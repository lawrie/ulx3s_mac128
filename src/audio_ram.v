==> flow/design.v <==
module audio_ram (
  input             clk,
  input [8:0]       raddr,
  input [8:0]       waddr,
  input [7:0]       din,
  input             we,
  output reg [7:0]  dout,
);
  parameter c_sound_len = 370;
  reg [7:0] ram [0:c_sound_len - 1];
  always @(posedge clk) begin
    dout <= ram[raddr];
    if (we) ram[waddr] <= din;
  end
endmodule
======== Step by step through the tools: audio_ram ========
Tool output for the design above, in the order of the flow.
Line numbers count from 1 in the design file above.
Library cell names are shortened.
A cell with n/a has no value.
design
  top ..................................... audio_ram
  clock port .............................. clk
  standard-cell library ................... sky130hd
  timing corner ........................... tt_025C_1v80

======== Elaborated design ========
Yosys after proc, flatten, opt, wreduce and memory -nomap, before mapping. Enables and synchronous resets that opt folds into registers are not counted as muxes. Memory bits, and registers merged into a memory's read port (data or address), are not among the register bits. Print and check cells are not counted. Equal cells are merged and count once.
Yosys's memory passes give these memory sizes; they may raise the number of words (mostly to a power of two), join words into wider ones and drop unused or constant bits.
cells by class
  mux-type cells .......................... 3
operators by type and width
  operator           number
  two-way mux 9 bit  1
  two-way mux 8 bit  1
  two-way mux 1 bit  1
storage and ports
  register bits after elaboration ......... 0
  RAM bits ................................ 2960
  word width x clocked read ports ......... 8
  memories kept ........................... 1
  output and inout port bits .............. 8
  elaborated cells ........................ 4
memory list
  memory  words  bits a word  read ports  write ports  RTL line  text
  ram     370    8            1           1            10        reg [7:0] ram [0:c_sound_len - 1];

======== Depth ========
Yosys ltp: most cells in a row. Word level: on the elaborated netlist, between registers, memories and ports. Mapped: between sequential cells and ports; inverters and the memories' decode and read muxes count.
logic depth
  word-level depth ........................ 1
  ABC_AREA ................................ 0
  gate-level depth with buffers ........... 13
  mapped depth without buffers ............ 7

======== After synthesis ========
Yosys stat after the flow's synthesis: flattened, memories mapped to cells. It holds for the ABC_AREA given above (unset counts as 0); a run with the other value may have another netlist.
cells by type
  cell      number
  edfxtp_1  2960
  mux4_2    709
  mux2i_1   163
  nor2_1    425
  nand2_1   194
  buf_6     51
  a22oi_1   69
  mux2_2    46
  clkbuf_1  130
  o22ai_1   71
  buf_2     85
  a21oi_1   58
  buf_4     35
  nand3_1   48
  nor3_1    42
  o221ai_1  20
  a211oi_1  23
  dfxtp_1   8
Other cell types: 51; their cells: 296.
synthesis totals
  mapped cells ............................ 5433
  chip area (Yosys) ....................... 115361.9 um2
  flip-flops .............................. 2968

======== Worst setup path after synthesis ========
Source: OpenSTA report_checks on the synthesized netlist (no wires, ideal clock, input and output delay 20% of the period each), path of least setup slack; recovery checks are left aside. Register names are those of the netlist, which keeps one name where synthesis merged equal registers.
timing after synthesis
  path kind ............................... input port to flip-flop
  start ................................... in raddr[0]
  end ..................................... reg dout[3]
  clock period ............................ 5.27 ns
  external input delay .................... 1.054 ns
  setup time .............................. 0.122 ns
  launch time at the first pin ............ 1.054 ns
  data arrival time ....................... 3.068 ns
  data required time ...................... 5.148 ns
  setup slack ............................. 2.080 ns
  delay of the path ....................... 2.136 ns
  stages .................................. 8
  buffers on the path ..................... 3
  synthesis period reached ................ 3.19 ns
"delay of the path" = arrival - input delay + setup time.
"stages" counts driving pins, that of a launching flip-flop among them; a cell with two outputs on the path counts twice.
"synthesis period reached" = period - worst setup slack (recovery checks aside). The figure is calculated, with input and output delays left at 20% of the set period.
between the ends, after synthesis
  cell sequence ........................... buf_6 buf_4 buf_2 mux4_2 mux4_2 o2111ai_1 nand2_1 o32a_1
RTL lines, path after synthesis
  item         RTL line  text
  from (decl)  3         input [8:0]       raddr,
  to (decl)    7         output reg [7:0]  dout,
No chain of elaborated cells between the ends is given.

======== Timing after layout ========
From the final timing report of run A: the path of least setup slack in the routed layout; clock arrival at registers is part of the times.
timing after layout
  path kind ............................... input port to flip-flop
  start ................................... in raddr[0]
  end ..................................... reg dout[4]
  clock period ............................ 4.14 ns
  external input delay .................... 0.83 ns
  setup time .............................. 0.16 ns
  launch time at the first pin ............ 0.83 ns
  data arrival time ....................... 4.25 ns
  data required time ...................... 4.90 ns
  setup slack ............................. 0.64 ns
  stages .................................. 9
  buffers on the path ..................... 4
between the ends, after layout
  cell sequence ........................... buf_12 buf_12 buf_4 buf_4 mux4_2 mux2i_1 o32ai_1 o311ai_1 a31oi_1
RTL lines, path after layout
  item         RTL line  text
  from (decl)  3         input [8:0]       raddr,
  to (decl)    7         output reg [7:0]  dout,
No chain of elaborated cells between the ends is given.

Module audio_ram, platform sky130hd: 2 stored runs of the flow (Yosys, OpenROAD) with differing settings, in no particular order. Input and output delays are each 20% of the period that was set; the output load is 0.01 pF.
"achieved clock period (ns)" means the clock period less the worst setup slack. The figure is calculated, with input and output delays left at 20% of the set period.
By "worst setup path time (ns)" is meant the share of the clock period that the worst setup path is allowed (20% is reserved at inputs, 20% at outputs), minus its slack. Clock arrival times at its registers enter into it.
"finish__power__total": no workload was simulated; the value follows from the tool's default switching activity.

Flow files of run A
==> flow/run.sh <==
#!/bin/bash
# the make line also repeats the synthesis and layout settings of config.mk as NAME=value (left out here)
make -C /OpenROAD-flow-scripts/flow DESIGN_CONFIG=/design/flow/config.mk WORK_HOME=/design/flow/orfs CLKGATE_MAP_FILE= finish
==> flow/config.mk <==
export PLATFORM = sky130hd
export DESIGN_NAME = audio_ram
export DESIGN_NICKNAME = audio_ram
export VERILOG_FILES = /design/flow/design.v
export SDC_FILE = /design/flow/constraint.sdc
export NUM_CORES = 4
export LEC_CHECK = 0
export ABC_AREA = 0
export CAP_MARGIN = 20
export CELL_PAD_IN_SITES_DETAIL_PLACEMENT = 1
export CORE_MARGIN = 2
export CORE_UTILIZATION = 49
export CTS_CLUSTER_SIZE = 25
export GPL_TIMING_DRIVEN = 1
export PLACE_DENSITY_LB_ADDON = 0.04
export SLEW_MARGIN = 20
==> flow/constraint.sdc <==
create_clock -name core_clock -period 4.14 [get_ports {clk}]
set_input_delay 0.8280 -clock core_clock [delete_from_list [all_inputs] [get_ports {clk}]]
set_output_delay 0.8280 -clock core_clock [all_outputs]
set_load 0.01 [all_outputs]

report of run A
yosys chip area after synthesis (um^2): 115361.9
finish__design__die__area: 239331.0
finish__design__instance__utilization: 0.5750
finish__timing__setup__ws: 0.644
finish__timing__hold__ws: 0.287
finish__power__total: 6.469e-02
achieved clock period (ns): 3.496
worst setup path time (ns): 2.67
worst setup path kind: input port to flip-flop

Flow files of run B
==> flow/run.sh <==
#!/bin/bash
# the make line also repeats the synthesis and layout settings of config.mk as NAME=value (left out here)
make -C /OpenROAD-flow-scripts/flow DESIGN_CONFIG=/design/flow/config.mk WORK_HOME=/design/flow/orfs CLKGATE_MAP_FILE= finish
==> flow/config.mk <==
export PLATFORM = sky130hd
export DESIGN_NAME = audio_ram
export DESIGN_NICKNAME = audio_ram
export VERILOG_FILES = /design/flow/design.v
export SDC_FILE = /design/flow/constraint.sdc
export NUM_CORES = 4
export LEC_CHECK = 0
export CAP_MARGIN = 20
export CELL_PAD_IN_SITES_GLOBAL_PLACEMENT = 2
export CORE_MARGIN = 9
export CORE_UTILIZATION = 63
export CTS_CLUSTER_SIZE = 29
export HOLD_SLACK_MARGIN = 0.19
export MAX_ROUTING_LAYER = met5
export PLACE_DENSITY_LB_ADDON = 0.22
export SETUP_SLACK_MARGIN = 0.17
export SLEW_MARGIN = 20
==> flow/constraint.sdc <==
create_clock -name core_clock -period 5.01 [get_ports {clk}]
set_input_delay 1.0020 -clock core_clock [delete_from_list [all_inputs] [get_ports {clk}]]
set_output_delay 1.0020 -clock core_clock [all_outputs]
set_load 0.01 [all_outputs]

report of run B
yosys chip area after synthesis (um^2): 115361.9
finish__design__die__area: 198845.0
finish__design__instance__utilization: 0.7181
finish__timing__setup__ws: 1.158
finish__timing__hold__ws: 0.484
finish__power__total: 5.167e-02
achieved clock period (ns): 3.852
worst setup path time (ns): 2.85
worst setup path kind: input port to flip-flop
